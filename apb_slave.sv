==> flow/design.v <==
`timescale 1ns/1ps
module apb_slave #(parameter ADDR_WIDTH = 4, DATA_WIDTH = 32)(
    input  logic                  PCLK,
    input  logic                  PRESETn,
    input  logic [ADDR_WIDTH-1:0] PADDR,
    input  logic [DATA_WIDTH-1:0] PWDATA,
    input  logic                  PWRITE,
    input  logic                  PSEL,
    input  logic                  PENABLE,
    output logic [DATA_WIDTH-1:0] PRDATA,
    output logic                  PREADY
);
    logic [DATA_WIDTH-1:0] regs [0:7];
    assign PREADY = 1'b1;
    always_ff @(posedge PCLK or negedge PRESETn) begin
        if (!PRESETn) begin
            for (int i = 0; i < 8; i++) begin
                regs[i] <= 0;
            end
        end else if (PSEL && PENABLE) begin
            if (PWRITE) begin
                regs[PADDR[4:2]] <= PWDATA;
            end
        end
    end
    always_comb begin
        if (PSEL && !PWRITE) begin
            PRDATA = regs[PADDR[4:2]];
        end else begin
            PRDATA = 32'hDEADBEEF;
        end
    end
endmodule
---- Step by step through the tools: apb_slave ----
The steps from the RTL of apb_slave to its reports follow in flow order.
Lines are those of the file above, counted from 1.
Operators carry their Yosys type and port widths (W data, S select, Z words).
Cell names lack the library's common part.
Not given: --
inputs
  design top .............................. apb_slave
  clock port .............................. PCLK
  standard-cell library ................... sky130hd
  corner .................................. tt_025C_1v80

---- After elaboration ----
Source: Yosys, flattened and elaborated. Widths are those after wreduce. Registers that Yosys merges into a memory's read port (data or address) are not register bits. Print and check cells do not count. Equal cells are merged and count once.
bit counts
  input bits .............................. 41
  register bits ........................... 256
  output and inout bits ................... 33
  elaborated cells ........................ 29
operators by class
  reduce/logical cells .................... 12
  muxes and demuxes ....................... 2
  equality and inequality tests ........... 7
operators by type and width
  operator              count
  $pmux W32 S8          1
  $mux W32              1
  $reduce_and A3 Y1     8
  $eq A3 B3 Y1 const B  4
  $eq A3 B2 Y1 const B  2
  $eq A3 B1 Y1 const B  1
  $logic_not A3 Y1      1
  $logic_and A1 B1 Y1   2
  $logic_not A1 Y1      1

---- Logic depth ----
Yosys ltp: most cells in a row. Word level: on the elaborated netlist, between registers, memories and ports. Mapped: between sequential cells and ports; inverters and the memories' decode and read muxes count.
depth
  depth after elaboration ................. 3
  ABC_AREA ................................ 0
  gate-level depth with buffers ........... 6
  mapped depth without buffers ............ 3

---- Netlist ----
Source: synth_stat.txt of the flow (Yosys; design flattened, memories mapped). It holds for the ABC_AREA given above (unset counts as 0); a run with the other value may have another netlist.
Totals and module areas in this step are rounded.
cell types
  cell      count
  dfrtp_1   128
  mux2_2    95
  mux4_2    32
  mux2_4    30
  nand2b_1  24
  buf_6     6
  and2_1    8
  buf_2     10
  mux2_1    3
  buf_4     3
  clkbuf_1  6
  nor3_2    1
  nand4_1   1
  nor2b_1   1
  or2_1     1
  or3_1     1
  clkbuf_2  1
  nand3_1   1
Not listed: further types 3, cells in them 3.
mapped netlist
  buffers ................................. 26
  area of sequential cells ................ 3200 µm²
  cell count .............................. 355
  mapped flip-flops ....................... 128
  cell area after synthesis ............... 5900 µm²

---- Path before layout ----
Source: OpenSTA report_checks on the synthesized netlist (no wires, ideal clock, input and output delay 20% of the period each), path of least setup slack; recovery checks are left aside. Register names are those of the netlist, which keeps one name where synthesis merged equal registers.
timing after synthesis
  path type ............................... input -> output
  from .................................... in PADDR[2]
  to ...................................... out PRDATA[14]
  external output delay ................... 0.400 ns
  delay of the path ....................... 1.132 ns
  data required time ...................... 1.600 ns
  clock period ............................ 2.0 ns
  arrival ................................. 1.532 ns
  path buffers ............................ 2
  stages on the path ...................... 4
  external input delay .................... 0.400 ns
  slack ................................... 0.068 ns
  synthesis period reached ................ 1.932 ns
"delay of the path" = arrival - input delay + setup time.
At an output port there is no setup time.
"stages on the path" counts driving pins, that of a launching flip-flop among them; a cell with two outputs on the path counts twice.
"synthesis period reached" = period - worst setup slack (recovery checks aside). The figure is calculated, with input and output delays left at 20% of the set period.
The rows between start and end are the longest chain of elaborated cells between them; the timing report does not say that the signal goes this way. Where chains are equally long, one stands for them.
Each line given opens the expression or statement behind the cell; cells for indexed reads and writes are added by Yosys, which also makes memories of some case tables.
on the way, after synthesis
  cell sequence ........................... buf_4 -> buf_2 -> mux4_2 -> and2_1
  length of the longest elaborated chain .. 3
RTL lines, path after synthesis
  element       RTL line  source
  from (decl)   5         input  logic [ADDR_WIDTH-1:0] PADDR,
  $eq A3 B3 Y1  28        PRDATA = regs[PADDR[4:2]];
  $pmux W32 S8  28
  $mux W32      27        if (PSEL && !PWRITE) begin
  to (decl)     10        output logic [DATA_WIDTH-1:0] PRDATA,

---- Worst path after layout ----
From the final timing report of flow run A: the path of least setup slack in the routed layout; clock arrival at registers is part of the times.
timing after layout
  path type ............................... input -> output
  from .................................... in PADDR[2]
  to ...................................... out PRDATA[24]
  stages on the path ...................... 5
  arrival ................................. 2.37 ns
  external output delay ................... 0.71 ns
  slack ................................... 0.48 ns
  path buffers ............................ 3
  external input delay .................... 0.71 ns
  data required time ...................... 2.85 ns
  clock period ............................ 3.56 ns
The rows between start and end are the longest chain of elaborated cells between them; the timing report does not say that the signal goes this way. Where chains are equally long, one stands for them.
on the way, after layout
  cell sequence ........................... buf_2 -> buf_12 -> mux4_2 -> and2_1 -> clkdlybuf4s50_1
  length of the longest elaborated chain .. 3
RTL lines, path after layout
  element       RTL line  source
  from (decl)   5         input  logic [ADDR_WIDTH-1:0] PADDR,
  $eq A3 B3 Y1  28        PRDATA = regs[PADDR[4:2]];
  $pmux W32 S8  28
  $mux W32      27        if (PSEL && !PWRITE) begin
  to (decl)     10        output logic [DATA_WIDTH-1:0] PRDATA,

Subject: flow runs of apb_slave

Hi,

Record of 2 stored runs of the RTL-to-layout flow on apb_slave, platform sky130hd. The runs are unordered. Constraints: input delay and output delay 20% of the set period each, output load 0.01 pF.
"achieved period" means the clock period less the worst setup slack. The figure is calculated, with input and output delays left at 20% of the set period.
"worst path time" = time allowed to the worst setup path (clock period - input delay - output delay, where it has them) - its slack; a late launch clock adds to it, a late capture clock takes from it.
By "total design power" is meant OpenSTA's value without simulated activity: inputs other than the clock are taken to toggle once in ten clock periods, and the tool carries that through the logic.
Measured values are rounded.

---- flow run A ----
settings
  period_ns = 3.56
  CORE_UTILIZATION = 27
  SETUP_SLACK_MARGIN = 0.4
  CELL_PAD_IN_SITES_GLOBAL_PLACEMENT = 1
  TNS_END_PERCENT = 60
  GPL_ROUTABILITY_DRIVEN = 0
  SLEW_MARGIN = 0
  MIN_ROUTING_LAYER = met2
  CAP_MARGIN = 20
  CORE_MARGIN = 2
results
  synthesis area .......................... 5900 µm²
  worst setup slack after layout .......... 0.481 ns
  achieved period ......................... 3.079 ns
  post-layout utilization ................. 34.9 %
  area of the standard cells in the finished layout .. 7550 µm²
  die area ................................ 23000 µm²
  total design power ...................... 4.57 mW
  worst path time ......................... 1.65 ns
  worst setup path type ................... input -> output
  total negative setup slack .............. 0.000 ns

---- flow run B ----
settings
  period_ns = 2.75
  CORE_UTILIZATION = 38
  SETUP_SLACK_MARGIN = 0.73
  HOLD_SLACK_MARGIN = 0.17
  CELL_PAD_IN_SITES_GLOBAL_PLACEMENT = 1
  TNS_END_PERCENT = 80
  ABC_AREA = 0
  CTS_CLUSTER_SIZE = 43
  CAP_MARGIN = 15
  SLEW_MARGIN = 10
  MIN_ROUTING_LAYER = met1
  CORE_MARGIN = 2
results
  total negative setup slack .............. 0.000 ns
  area of the standard cells in the finished layout .. 8240 µm²
  die area ................................ 16500 µm²
  achieved period ......................... 2.178 ns
  total design power ...................... 6.36 mW
  worst setup slack after layout .......... 0.572 ns
  synthesis area .......................... 5900 µm²
  worst path time ......................... 1.08 ns
  worst setup path type ................... input -> output
  post-layout utilization ................. 54.2 %

Regards
